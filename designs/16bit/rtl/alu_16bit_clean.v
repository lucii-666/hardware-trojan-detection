==> flow/design.v <==
module alu_16bit_clean (
    input  [15:0] A,            
    input  [15:0] B,            
    input  [1:0]  op,           
    input         clk,          
    output reg [15:0] result,   
    output reg carry,           
    output reg zero,            
    output reg overflow,        
    output reg negative         
);
    localparam OP_ADD = 2'b00;
    localparam OP_SUB = 2'b01;
    localparam OP_AND = 2'b10;
    localparam OP_OR  = 2'b11;
    reg [16:0] temp_result;    
    always @(posedge clk) begin
        case (op)
            OP_ADD: begin
                temp_result = A + B;
                result = temp_result[15:0];
                carry = temp_result[16];
                overflow = (A[15] == B[15]) && (result[15] != A[15]);
            end
            OP_SUB: begin
                temp_result = A - B;
                result = temp_result[15:0];
                carry = temp_result[16];
                overflow = (A[15] != B[15]) && (result[15] != A[15]);
            end
            OP_AND: begin
                result = A & B;
                carry = 1'b0;
                overflow = 1'b0;
            end
            OP_OR: begin
                result = A | B;
                carry = 1'b0;
                overflow = 1'b0;
            end
            default: begin
                result = 16'b0;
                carry = 1'b0;
                overflow = 1'b0;
            end
        endcase
        zero = (result == 16'b0);
        negative = result[15];
    end
endmodule
# Reports on alu_16bit_clean
# The steps from the RTL of alu_16bit_clean to its reports follow in flow order.
# Line numbers count from 1 in the design file above.
# Operators: Yosys type, input widths -> output width; for muxes data width and select width s.
# Cell names lack the library's common part.
# Not given: n/a
# design
top_module,alu_16bit_clean
clk_port,clk
lib,sky130hd
lib_corner,tt_025C_1v80

# Elaborated design
# Source: Yosys, flattened and elaborated, memories not mapped. Widths are those after wreduce; folded enables and synchronous resets count as part of the registers. Registers that Yosys merges into a memory's read port (data or address) are not register bits. Print and check cells do not count. Equal cells are merged and count once.
# classes
n_addsub,2
n_eq,7
mux,3
n_logic,2
n_reduce_logical,5
# ops
operator,n
$pmux 16 s4,1
$add 16x16->17,1
$sub 16x16->17,1
$and 16x16->16,1
$or 16x16->16,1
$logic_not 16->1,1
$pmux 1 s3,2
$eq 2x2->1 const B,2
$ne 1x1->1,3
$logic_and 1x1->1,2
$eq 2x1->1 const B,1
$logic_not 2->1,1
$reduce_or 2->1,1
$eq 1x1->1,1
# word_totals
register_bits,20
in_bits,35
output_inout_bits,20
elab_cells,24

# Depth
# Yosys ltp: most cells in a row. Word level: on the elaborated netlist, between registers, memories and ports. Mapped: between sequential cells and ports; inverters and the memories' decode and read muxes count.
# logic_depth
depth_word,4
ABC_AREA,0
mapped_depth,13
mapped_depth_nobuf,13

# After synthesis
# The flow's flattened synthesis, as Yosys stat reports it; memories are mapped. The netlist is that of the ABC_AREA named above (0 if unset); the other value can give another one.
# types
cell_type,n,area_total_um2
ha_1,49,613.088
dfxtp_1,19,380.365
inv_1,51,191.434
o21ai_0,26,130.125
a21oi_1,24,120.115
nor2_1,31,116.362
nand2_1,27,101.347
xnor2_1,10,87.584
a21o_1,8,60.058
o31ai_1,7,52.55
a211oi_1,6,45.043
fa_1,2,40.038
nor3_1,8,40.038
nor2b_1,6,37.536
o211ai_1,5,37.536
nand3_1,7,35.034
xor2_1,4,35.034
clkbuf_1,9,33.782
# Not listed: further types 46, cells in them 82.
# synth_totals
stdcells,381
area_um2,2810.2
seqArea_um2,380.4
ff_cells,19
buffers,16

# Timing after synthesis
# Path of least setup slack by OpenSTA after synthesis, without wires, with an ideal clock, recovery checks aside; 20% of the period is set as input and as output delay. Where synthesis merged equal registers, the netlist keeps one of their names.
# synth_path
path_type,input-to-reg
startpoint,input A[0]
endpoint,register zero
period_ns,3.27
in_delay_ns,0.654
setup_time_ns,0.088
launch_ns,0.654
arrival_time_ns,3.195
required_time_ns,3.182
slack_ns,-0.013
path_delay_ns,2.629
path_stages,10
path_buffers,0
period_less_setup_slack_ns,3.283
# "path_delay_ns" is the arrival time less input delay plus setup time.
# "path_stages": output pins that drive a net of the path, with the launching flip-flop's if there is one; two outputs of one cell count as two.
# "period_less_setup_slack_ns" is the clock period less the worst setup slack; recovery checks do not enter. This is arithmetic on one report: input and output delays are still those of the set period (20% each).
# The rows between start and end are the longest chain of elaborated cells between them; the timing report does not say that the signal goes this way. Where chains are equally long, one stands for them.
# A line is the first line of the expression or statement that the cell stems from. Yosys adds cells for indexed reads and writes and turns some case tables into memories.
# synth_via
path_cell_list,ha_1 inv_1 fa_1 inv_1 mux4_2 a2111oi_0 o2111ai_1 or4_1 or4_1 nor4_2
elab_chain_len,3
cells_between,6
lines_between,6
cone_classes,add/sub: 2; mux: 1; logic: 2; reduce/logical: 1
# synth_lines
element,line_no,source
"start, declared",2,"input  [15:0] A,"
$sub 16x16->17,26,temp_result = A - B;
$pmux 16 s4,18,case (op)
$logic_not 16->1,47,zero = (result == 16'b0);
"end, assigned",47,
"end, declared",8,"output reg zero,"

# Timing after layout
# From the final timing report of job 1: the path of least setup slack in the routed layout; clock arrival at registers is part of the times.
# layout_path
path_type,input-to-reg
startpoint,input B[0]
endpoint,register zero
period_ns,3.54
in_delay_ns,0.71
setup_time_ns,0.08
launch_ns,0.71
arrival_time_ns,3.60
required_time_ns,3.73
slack_ns,0.12
path_stages,11
path_buffers,1
# The rows between start and end are the longest chain of elaborated cells between them; the timing report does not say that the signal goes this way. Where chains are equally long, one stands for them.
# layout_via
path_cell_list,buf_2 ha_4 inv_1 fa_2 inv_1 mux4_2 a2111oi_4 o2111ai_1 or4_1 or4_4 nor4_2
elab_chain_len,3
cells_between,6
lines_between,6
cone_classes,add/sub: 2; mux: 1; logic: 2; reduce/logical: 1
# layout_lines
element,line_no,source
"start, declared",3,"input  [15:0] B,"
$sub 16x16->17,26,temp_result = A - B;
$pmux 16 s4,18,case (op)
$logic_not 16->1,47,zero = (result == 16'b0);
"end, assigned",47,
"end, declared",8,"output reg zero,"

# 2 stored runs of alu_16bit_clean in the flow (synthesis by Yosys, layout by OpenROAD, sky130hd cells), in arbitrary order. Constraints: input delay and output delay 20% of the set period each, output load 0.01 pF.
# "timing.achieved_period_ns" = clock period - worst setup slack. The figure is calculated, with input and output delays left at 20% of the set period.
# "worst_path_ns" is the time allowed to the run's worst setup path (the clock period less input and output delay, where it has them) less its slack. Clock arrival times count: a late capture clock shortens it, a late launch clock lengthens it.
# A setting shown as . is not set for that run.
item,job 1,job 2
period_ns,3.54,4.06
CAP_MARGIN,20,20
CORE_MARGIN,2,4
CORE_UTILIZATION,40,49
SLEW_MARGIN,20,15
SETUP_SLACK_MARGIN,.,0.83
PLACE_DENSITY_LB_ADDON,.,0.11
CORE_ASPECT_RATIO,.,1.3
CELL_PAD_IN_SITES_DETAIL_PLACEMENT,.,1
TNS_END_PERCENT,.,10
GPL_TIMING_DRIVEN,.,0
CTS_CLUSTER_SIZE,.,89
MAX_ROUTING_LAYER,.,met5
synthesis_area_um2,2810.2,2810.2
total_die_area_um2,7712.4,7021.1
layout_utilization_pct,72.8,69.8
final_setup_ws_ns,0.125,-0.041
worst_hold_slack_ns,0.959,1.180
timing.achieved_period_ns,3.415,4.101
worst_path_ns,2.71,3.29
path_kind,input-to-reg,input-to-reg
